==> flow/design.v <==
`timescale 1ns / 1ps
`default_nettype none
module binary_to_bcd #(
    parameter INPUT_WIDTH = 37,
    parameter DECIMAL_DIGITS = 11
    )(
    input wire i_clk,
    input wire i_resetn,
    input wire [INPUT_WIDTH - 1 : 0] i_binary,
    output reg [(DECIMAL_DIGITS * 4) - 1 : 0] o_bcd
    ); 
reg [INPUT_WIDTH + 4 * DECIMAL_DIGITS - 1 : 0] r_shifter = 0;
reg[INPUT_WIDTH - 1 : 0] r_oldBinary = 0;
parameter s_IDLE = 0;
parameter s_SHIFTING = 1; 
parameter s_CHECKING = 2;
parameter s_DONE = 3;
reg [1:0] r_state = s_IDLE; 
reg [INPUT_WIDTH -1 : 0] r_bitsToShift = 0;
reg [$clog2(DECIMAL_DIGITS) : 0] r_digitsToCheck = 0;
always @(posedge i_clk or negedge i_resetn) 
begin 
    if(~i_resetn) begin
        r_state <= s_IDLE;
        r_oldBinary <= 0;
        r_bitsToShift <= 0;
        r_digitsToCheck <= 0;
        o_bcd = 0;
    end else begin
        case (r_state)
            s_IDLE: begin
                if (i_binary != r_oldBinary) begin
                    r_shifter <= i_binary;
                    r_state <= s_SHIFTING;
                    r_oldBinary <= i_binary;
                    r_bitsToShift <= INPUT_WIDTH - 1;
                end else begin
                    r_state <= s_IDLE;
                end
            end   
            s_SHIFTING: begin
                r_shifter <= r_shifter << 1;
                if(r_bitsToShift == 0) begin
                    r_state <= s_DONE;
                end else begin
                    r_digitsToCheck <= DECIMAL_DIGITS - 1;
                    r_bitsToShift <= r_bitsToShift - 1;
                    r_state <= s_CHECKING;
                end
            end   
            s_CHECKING: begin
                if(r_digitsToCheck == 0) begin
                    r_state <= s_SHIFTING;
                end else begin   
                    if(r_shifter[4 * (r_digitsToCheck - 1) + INPUT_WIDTH +: 4] > 4)
                        r_shifter[4 * (r_digitsToCheck - 1) + INPUT_WIDTH +: 4] <= r_shifter[4 * (r_digitsToCheck - 1) + INPUT_WIDTH +: 4] + 3;
                    r_digitsToCheck <= r_digitsToCheck - 1;
                end
            end   
            s_DONE: begin
                o_bcd <= r_shifter[INPUT_WIDTH +: (4 * DECIMAL_DIGITS)];
                r_state <= s_IDLE;
            end   
            default: begin
                r_state <= s_IDLE;
            end
        endcase
    end
end
endmodule
==> Step by step through the tools: binary_to_bcd <==
Tool output for the design above, in the order of the flow.
Lines are those of the file above, counted from 1.
Operators carry their Yosys type and port widths (W data, S select, Z words).
Cell names lack the library's common part.
{ "setup": {"top_module": "binary_to_bcd", "clock_port": "i_clk", "cell_library": "sky130hd", "lib_corner": "tt_025C_1v80"} }

==> After elaboration <==
Counts by Yosys on the flattened word-level netlist (proc, flatten, opt, wreduce; memories kept). Register bits leave out memories and registers merged into their read ports (data or address). Print and check cells are left out. Cells with the same type and inputs are merged into one.
{ "word_totals": {"reg_bits": 206, "input_bits": 39} }
{ "op_classes": {"shift": 3, "n_cmp": 1, "logic": 4, "n_eq": 9, "addsub": 5, "muxes": 14, "reduce_and_logical": 11} }
{ "ops": {"columns": ["operator", "n"], "rows": [
  ["$pmux W81 S3", 1],
  ["$mux W81", 3],
  ["$shift A4 B33 Y81", 1],
  ["$shift A4 B33 Y81 const A", 1],
  ["$shiftx A81 B32 Y4", 1],
  ["$and A81 B81 Y81", 1],
  ["$or A81 B81 Y81", 1],
  ["$not A81 Y81", 1],
  ["$pmux W37 S2", 1],
  ["$mux W37", 2],
  ["$sub A37 B1 Y37 const B", 1],
  ["$ne A37 B37 Y1", 1],
  ["$logic_not A37 Y1", 1],
  ["$neg A32 Y33", 1],
  ["$add A32 B6 Y32 const B", 1],
  ["$ne A2 B2 Y1 const B", 5],
  ["$pmux W5 S2", 1],
  ["$mux W5", 2],
  ["$pmux W2 S4", 1],
  ["$reduce_and A3 Y1", 2],
  ["$sub A5 B1 Y6 const B", 1],
  ["$logic_not A5 Y1", 1],
  ["$reduce_and A5 Y1", 1],
  ["$eq A2 B2 Y1 const B", 2],
  ["$reduce_and A2 Y1", 2],
  ["$reduce_bool A2 Y1", 2],
  ["$add A4 B2 Y4 const B", 1],
  ["$gt A4 B3 Y1 const B", 1]
]} }
Other operator kinds: 6; their cells: 7.

==> Longest topological paths <==
Depth = most cells in a row (Yosys ltp): at word level without a register or memory, in the mapped netlist without a sequential cell, where the memories' decode and read muxes count.
{ "logic_depth": {"word_depth": 10, "ABC_AREA": 0, "ltp_mapped": 21, "mapped_depth_nobuf": 15} }

==> Synthesis result <==
The flow's flattened synthesis, as Yosys stat reports it; memories are mapped. The netlist is that of the ABC_AREA named above (0 if unset); the other value can give another one.
{ "mapped": {"cells": 1127, "ff_cells": 206, "yosys_area_mm2": 0.0119727, "buffers": 85, "sequential_area_mm2": 0.0055603} }
{ "by_type": {"columns": ["type", "n"], "rows": [
  ["dfrtp_1", 125],
  ["edfxtp_1", 81],
  ["mux2_2", 89],
  ["mux4_2", 20],
  ["nand2_1", 106],
  ["xnor2_1", 37],
  ["o21ai_0", 62],
  ["clkbuf_1", 64],
  ["nor2_1", 61],
  ["a22o_1", 26],
  ["mux2i_1", 21],
  ["ha_1", 16],
  ["a21oi_1", 39],
  ["a32oi_1", 22],
  ["o31ai_1", 25],
  ["or3_1", 30],
  ["a31oi_1", 24],
  ["nor3_1", 26]
]} }
Not listed: further types 50, cells in them 253.

==> Path before layout <==
Path of least setup slack by OpenSTA after synthesis, without wires, with an ideal clock, recovery checks aside; 20% of the period is set as input and as output delay. Where synthesis merged equal registers, the netlist keeps one of their names.
{ "synth_path": {"path_type": "input to register", "startpoint": "input port i_binary[7]", "endpoint": "register r_shifter[0]", "input_delay_ps": 4720, "launch_ps": 4720, "path_stages": 5, "setup_ps": 953, "arrival_ps": 17817, "period_ps": 23600, "delay_ps": 14050, "slack_ps": 4830, "n_path_buf": 0, "synth_period_reached_ps": 18770} }
"delay_ps" is the arrival time less input delay plus setup time.
"path_stages": output pins that drive a net of the path, with the launching flip-flop's if there is one; two outputs of one cell count as two.
"synth_period_reached_ps" = period - worst setup slack (recovery checks aside). The figure is calculated, with input and output delays left at 20% of the set period.
Between the ends stands the longest chain of elaborated cells between them, by number of cells; it is not shown to be the way that was timed. Of several equally long chains one is given.
Each line given opens the expression or statement behind the cell; cells for indexed reads and writes are added by Yosys, which also makes memories of some case tables.
Where a signal picks the word or bit written, the line may be left out of the assigning lines.
The path ends at the enable pin of a flip-flop; only ways to that pin are counted.
{ "synth_via": {"cell_sequence": "xnor2_1 > nand4_1 > nor4_1 > and4_1 > a2111oi_0", "elab_chain_len": 3, "cone_cells": 3, "cone_classes": "eq/ne: 2; reduce/logical: 1"} }
{ "synth_rtl": {"columns": ["item", "line", "rtl"], "rows": [
  ["start, declared", 9, "input wire [INPUT_WIDTH - 1 : 0] i_binary,"],
  ["$ne A37 B37 Y1", 32, "if (i_binary != r_oldBinary) begin"],
  ["$ne A2 B2 Y1", null, null],
  ["$reduce_and A5 Y1", null, null],
  ["end, assigned", 33, "r_shifter <= i_binary;"],
  ["end, assigned", 42, "r_shifter <= r_shifter << 1;"],
  ["end, declared", 12, "reg [INPUT_WIDTH + 4 * DECIMAL_DIGITS - 1 : 0] r_shifter = 0;"]
]} }

==> Worst path after layout <==
Path of least setup slack in the final report of entry A (OpenROAD, finished layout, wires in). Where an end is a register, its clock arrival counts in the times.
The report prints the path's times to 10 ps; the period is as set.
{ "layout_path": {"path_type": "register to register", "startpoint": "register r_digitsToCheck[0]", "endpoint": "register r_shifter[59]", "period_ps": 19200, "setup_ps": 370, "path_stages": 19, "n_path_buf": 3, "launch_ps": 530, "slack_ps": 12160, "arrival_ps": 7190} }
Between the ends stands the longest chain of elaborated cells between them, by number of cells; it is not shown to be the way that was timed. Of several equally long chains one is given.
A register here has more assigning lines than the two given.
Where a signal picks the word or bit written, the line may be left out of the assigning lines.
The path ends at the enable pin of a flip-flop; only ways to that pin are counted.
{ "layout_via": {"cell_sequence": "dfrtp_1 > buf_4 > inv_1 > ha_1 > nor3b_2 > nand2b_1 > a211oi_1 > a21oi_1 > ha_1 > nand2_1 > nor4_1 > a211oi_2 > nand4b_2 > ha_1 > nor3_1 > o21ai_0 > a2111oi_2 > buf_4 > buf_4", "elab_chain_len": 6, "cone_cells": 8, "cone_classes": "add/sub: 2; compare: 1; eq/ne: 2; shift: 1; reduce/logical: 2"} }
{ "layout_rtl": {"columns": ["item", "line", "rtl"], "rows": [
  ["start, declared", 20, "reg [$clog2(DECIMAL_DIGITS) : 0] r_digitsToCheck = 0;"],
  ["start, assigned", 46, "r_digitsToCheck <= DECIMAL_DIGITS - 1;"],
  ["start, assigned", 57, "r_digitsToCheck <= r_digitsToCheck - 1;"],
  ["$sub A5 B1 Y6", 55, "if(r_shifter[4 * (r_digitsToCheck - 1) + INPUT_WIDTH +: 4] > 4)"],
  ["$add A32 B6 Y32", 55, null],
  ["$shiftx A81 B32 Y4", 55, null],
  ["$gt A4 B3 Y1", 55, null],
  ["$ne A2 B2 Y1", null, null],
  ["$reduce_and A5 Y1", null, null],
  ["end, assigned", 33, "r_shifter <= i_binary;"],
  ["end, assigned", 42, "r_shifter <= r_shifter << 1;"],
  ["end, declared", 12, "reg [INPUT_WIDTH + 4 * DECIMAL_DIGITS - 1 : 0] r_shifter = 0;"]
]} }

FLOW RESULTS
============

Below are 2 stored runs of the flow (Yosys, OpenROAD; platform sky130hd) on binary_to_bcd, each with its settings and what was measured, unordered. Constraints: input delay and output delay 20% of the set period each, output load 0.01 pF.
"achievedPeriod_ps" is the run's clock period less its worst setup slack. It is reckoned from that one timing run; input and output delays stay at 20% of the period that was set.
"worst_path_ps" = time allowed to the worst setup path (clock period - input delay - output delay, where it has them) - its slack; a late launch clock adds to it, a late capture clock takes from it.
"design_power_mw" is the tool's figure for a default switching activity; nothing was simulated.
"worst_path_ps" is given in steps of 10 ps.
[
  {
    "run": "entry A",
    "settings": { "period_ns": 19.2, "CORE_UTILIZATION": 37, "SETUP_SLACK_MARGIN": 3.31, "PLACE_DENSITY": 0.38, "ABC_AREA": 0, "CTS_CLUSTER_SIZE": 17, "CAP_MARGIN": 20, "CORE_MARGIN": 2, "SLEW_MARGIN": 20 },
    "results": { "timing.hold.ws_ps": 501, "design_power_mw": 1.035, "ys_area_mm2": 0.0119727, "post_route_util_frac": 0.443, "setup_ws_ps": 12161, "worst_path_ps": 7040, "critical_path_type": "register to register", "achievedPeriod_ps": 7039, "die_area_mm2": 0.0338137 }
  },
  {
    "run": "entry B",
    "settings": { "period_ns": 13.6, "CORE_UTILIZATION": 29, "SETUP_SLACK_MARGIN": 2.49, "HOLD_SLACK_MARGIN": 0.09, "CORE_MARGIN": 5, "TNS_END_PERCENT": 35, "GPL_TIMING_DRIVEN": 1, "GPL_ROUTABILITY_DRIVEN": 1, "CTS_CLUSTER_DIAMETER": 55, "CAP_MARGIN": 20, "SLEW_MARGIN": 20 },
    "results": { "timing.hold.ws_ps": 490, "design_power_mw": 1.375, "ys_area_mm2": 0.0119727, "post_route_util_frac": 0.345, "setup_ws_ps": 6637, "worst_path_ps": 6960, "critical_path_type": "register to register", "achievedPeriod_ps": 6963, "die_area_mm2": 0.0454478 }
  }
]
